==> flow/design.v <==
module Clock_devider(
    input wire clk,
    input wire reset,
    input wire [15:0] datain,
    output wire spi_cs_l,
    output wire spi_sclk,
    output wire spi_data,
    output wire [4:0] counter
);
reg [15:0] MOSI;
reg [4:0] count;
reg cs_l;
reg sclk = 1'b0;
reg [2:0] state;
reg [4:0] clk_counter = 0;
always @(posedge clk) begin
    if (clk_counter == 24) begin
        clk_counter <= 0;
        sclk <= ~sclk;
    end
    else begin
        clk_counter <= clk_counter + 1'd1;
    end
end
always @(posedge clk or posedge reset) begin
    if(reset) begin
        MOSI <= 16'b0;
        count <= 5'd16;
        cs_l <= 1'b1;
    end
    else begin
        case (state)
        0:begin
            cs_l <= 1'b1;
            state <= 1;
        end
        1:begin
            cs_l <= 1'b0;
            MOSI <= datain[count-1];
            count <= count-1;
            state <= 2;
        end
        2:begin
            if(count > 0) begin
                state <= 1;
            end
            else begin
                count <= 16;
                state <= 0;
            end
        end
        default:state<=0;
        endcase
    end
end
assign spi_cs_l = cs_l;
assign spi_sclk = sclk;
assign spi_data = MOSI;
assign counter = count;
endmodule
* Step by step through the tools: Clock_devider
Tool output for the design above, in the order of the flow.
Line numbers count from 1 in the design file above.
Library cell names are shortened.
The mark -- stands for no value.
- Design top :: Clock_devider
- Clock input :: clk
- Cell library :: sky130hd
- Corner :: tt_025C_1v80

* Word-level counts
Counts by Yosys on the flattened word-level netlist (proc, flatten, opt, wreduce; memories kept). Register bits leave out memories and registers merged into their read ports (data or address). Print and check cells are left out. Cells with the same type and inputs are merged into one.
- Muxes and demuxes :: 5
- Eq/ne operators :: 4
- Add/sub/neg operators :: 2
- Reduce/logical cells :: 4
- Bitwise operators :: 1
- Shift operators :: 1
- Order comparisons :: 1
** Operators with widths (count)
- variable part select 16 x 32 -> 1 bit :: 1
- case mux 5 bit (select 2 bit) :: 1
- subtractor 5 x 1 -> 6 bit (second input constant) :: 1
- case mux 2 bit (select 3 bit) :: 1
- adder 5 x 1 -> 5 bit (second input constant) :: 1
- greater-than comparator 5 x 1 -> 1 bit (second input constant) :: 1
- == test 5 bit (second input constant) :: 1
- two-way mux 5 bit :: 1
- nonzero test 2 bit :: 2
- == test 3 x 1 -> 1 bit (second input constant) :: 1
- == test 3 x 2 -> 1 bit (second input constant) :: 1
- logical NOT 3 bit :: 1
- != test 2 bit (second input constant) :: 1
- AND reduction 2 bit :: 1
- case mux 1 bit (select 2 bit) :: 1
- NOT 1 bit :: 1
- two-way mux 1 bit :: 1
- Input bits :: 18
- Flip-flop bits (word level) :: 16
- Output and inout port bits :: 8

* Depth
Depth = most cells in a row (Yosys ltp): at word level without a register or memory, in the mapped netlist without a sequential cell, where the memories' decode and read muxes count.
- Word-level depth :: 3
- ABC_AREA :: 0
- Mapped depth :: 7
- Depth with buffers taken out :: 6

* Synthesis result
Source: synth_stat.txt of the flow (Yosys; design flattened, memories mapped). It holds for the ABC_AREA given above (unset counts as 0); a run with the other value may have another netlist.
- Flip-flop cells :: 16
- Cell area after synthesis :: 938.4 µm²
- Cell count :: 94
** Cells by type (count)
- dfxtp_1 :: 7
- dfrtp_1 :: 5
- mux2i_1 :: 7
- edfxtp_1 :: 2
- dfstp_2 :: 2
- xnor2_1 :: 6
- ha_1 :: 4
- mux4_2 :: 2
- nor2_1 :: 9
- nand2_1 :: 7
- nor2b_1 :: 4
- o21ai_1 :: 5
- buf_6 :: 2
- inv_1 :: 6
- xor2_1 :: 2
- nand3_1 :: 3
- clkbuf_8 :: 1
- nand2b_1 :: 2
Not listed: further types 15, cells in them 18.

* Timing after synthesis
Path of least setup slack by OpenSTA after synthesis, without wires, with an ideal clock, recovery checks aside; 20% of the period is set as input and as output delay. Where synthesis merged equal registers, the netlist keeps one of their names.
- Kind :: reg2reg
- Start :: reg count[0]
- End :: reg MOSI[0]
- Time at the first pin :: 0.000 ns
- Buffers on the path :: 1
- Arrival time :: 1.846 ns
- Clock period :: 3.13 ns
- Delay of the path :: 1.936 ns
- Driving pins on the path :: 8
- Data required time :: 3.040 ns
- Slack :: 1.193 ns
- Synthesis period reached :: 1.937 ns
"delay of the path" is the arrival time less input delay plus setup time.
"driving pins on the path" counts driving pins, that of a launching flip-flop among them; a cell with two outputs on the path counts twice.
"synthesis period reached" is the clock period less the worst setup slack; recovery checks do not enter. This is arithmetic on one report: input and output delays are still those of the set period (20% each).
The rows between start and end are the longest chain of elaborated cells between them; the timing report does not say that the signal goes this way. Where chains are equally long, one stands for them.
Each line given opens the expression or statement behind the cell; cells for indexed reads and writes are added by Yosys, which also makes memories of some case tables.
At most two assigning lines are given for a register; there are more.
- Cell sequence :: dfrtp_1 -> inv_2 -> ha_1 -> buf_4 -> mux2i_1 -> mux4_2 -> nand4b_1 -> o221ai_1
- Length of the longest elaborated chain :: 2
- Elaborated cells between the ends (all ways) :: 2
- Classes of those cells :: add/sub (1); shift (1)
** Ends and longest elaborated chain, after synthesis
- from (decl) :: RTL line 11 : reg [4:0] count;
- from (assign) :: RTL line 28 : count <= 5'd16;
- from (assign) :: RTL line 40 : count <= count-1;
- subtractor 5 x 1 -> 6 bit :: RTL line 39 : MOSI <= datain[count-1];
- variable part select 16 x 32 -> 1 bit :: RTL line 39
- to (assign) :: RTL line 27 : MOSI <= 16'b0;
- to (assign) :: RTL line 39
- to (decl) :: RTL line 10 : reg [15:0] MOSI;

* Worst path after layout
From the final timing report of stored run 1: the path of least setup slack in the routed layout; clock arrival at registers is part of the times.
- Kind :: reg2out
- Start :: reg count[0]
- End :: out counter[0]
- Time at the first pin :: 0.29 ns
- Arrival time :: 1.37 ns
- Buffers on the path :: 2
- Output delay :: 0.37 ns
- Slack :: 0.11 ns
- Data required time :: 1.48 ns
- Clock period :: 1.85 ns
- Driving pins on the path :: 3
At most two assigning lines are given for a register; there are more.
- Cell sequence :: dfrtp_2 -> buf_4 -> clkdlybuf4s50_1
- Length of the longest elaborated chain :: 0
- Elaborated cells between the ends (all ways) :: 0
- RTL lines with such cells :: 0
** Ends and longest elaborated chain, post-layout
- from (decl) :: RTL line 11 : reg [4:0] count;
- from (assign) :: RTL line 28 : count <= 5'd16;
- from (assign) :: RTL line 40 : count <= count-1;
- to (decl) :: RTL line 8 : output wire [4:0] counter

Wiki page: Clock_devider / flow data

Stored flow runs of Clock_devider (2 of them; Yosys, OpenROAD, sky130hd). They differ in their settings and are not a sequence. Constraints: input delay and output delay 20% of the set period each, output load 0.01 pF.
"period achieved" is the run's clock period less its worst setup slack. It is reckoned from that one timing run; input and output delays stay at 20% of the period that was set.
"time of the worst setup path" is the time allowed to the run's worst setup path (the clock period less input and output delay, where it has them) less its slack. Clock arrival times count: a late capture clock shortens it, a late launch clock lengthens it.
By "power" is meant OpenSTA's value without simulated activity: inputs other than the clock are taken to toggle once in ten clock periods, and the tool carries that through the logic.

* Stored run 1
** Files
==> flow/run.sh <==
#!/bin/bash
# the make line also repeats the synthesis and layout settings of config.mk as NAME=value (left out here)
make -C /OpenROAD-flow-scripts/flow DESIGN_CONFIG=/design/flow/config.mk WORK_HOME=/design/flow/orfs CLKGATE_MAP_FILE= finish
==> flow/config.mk <==
export PLATFORM = sky130hd
export DESIGN_NAME = Clock_devider
export DESIGN_NICKNAME = Clock_devider
export VERILOG_FILES = /design/flow/design.v
export SDC_FILE = /design/flow/constraint.sdc
export NUM_CORES = 4
export LEC_CHECK = 0
export CAP_MARGIN = 20
export CORE_MARGIN = 2
export CORE_UTILIZATION = 41
export CTS_CLUSTER_DIAMETER = 162
export GPL_ROUTABILITY_DRIVEN = 0
export GPL_TIMING_DRIVEN = 0
export PLACE_DENSITY_LB_ADDON = 0.07
export SETUP_SLACK_MARGIN = 0.05
export SLEW_MARGIN = 20
==> flow/constraint.sdc <==
create_clock -name core_clock -period 1.85 [get_ports {clk}]
set_input_delay 0.3700 -clock core_clock [delete_from_list [all_inputs] [get_ports {clk}]]
set_output_delay 0.3700 -clock core_clock [all_outputs]
set_load 0.01 [all_outputs]
** Results
- Chip area in the Yosys report :: 938.4 µm²
- Die size :: 2687.4 µm²
- Standard-cell area of the final layout :: 1350.0 µm²
- Post-route utilization :: 61.6 %
- Worst slack on setup checks :: 0.112 ns
- Total negative slack :: 0.000 ns
- Power :: 2.049 mW
- Period achieved :: 1.738 ns
- Time of the worst setup path :: 1.37 ns
- Kind of the worst setup path :: reg2out

* Stored run 2
** Files
==> flow/run.sh <==
#!/bin/bash
# the make line also repeats the synthesis and layout settings of config.mk as NAME=value (left out here)
make -C /OpenROAD-flow-scripts/flow DESIGN_CONFIG=/design/flow/config.mk WORK_HOME=/design/flow/orfs CLKGATE_MAP_FILE= finish
==> flow/config.mk <==
export PLATFORM = sky130hd
export DESIGN_NAME = Clock_devider
export DESIGN_NICKNAME = Clock_devider
export VERILOG_FILES = /design/flow/design.v
export SDC_FILE = /design/flow/constraint.sdc
export NUM_CORES = 4
export LEC_CHECK = 0
export CAP_MARGIN = 20
export CELL_PAD_IN_SITES_DETAIL_PLACEMENT = 0
export CELL_PAD_IN_SITES_GLOBAL_PLACEMENT = 0
export CORE_MARGIN = 9
export CORE_UTILIZATION = 66
export CTS_CLUSTER_SIZE = 69
export GPL_ROUTABILITY_DRIVEN = 0
export MAX_ROUTING_LAYER = met5
export PLACE_DENSITY_LB_ADDON = 0.0
export SLEW_MARGIN = 35
==> flow/constraint.sdc <==
create_clock -name core_clock -period 2.9 [get_ports {clk}]
set_input_delay 0.5800 -clock core_clock [delete_from_list [all_inputs] [get_ports {clk}]]
set_output_delay 0.5800 -clock core_clock [all_outputs]
set_load 0.01 [all_outputs]
** Results
- Chip area in the Yosys report :: 938.4 µm²
- Die size :: 3103.1 µm²
- Standard-cell area of the final layout :: 1196.2 µm²
- Post-route utilization :: 90.8 %
- Worst slack on setup checks :: 0.715 ns
- Total negative slack :: 0.000 ns
- Power :: 1.146 mW
- Period achieved :: 2.185 ns
- Time of the worst setup path :: 2.18 ns
- Kind of the worst setup path :: reg2reg
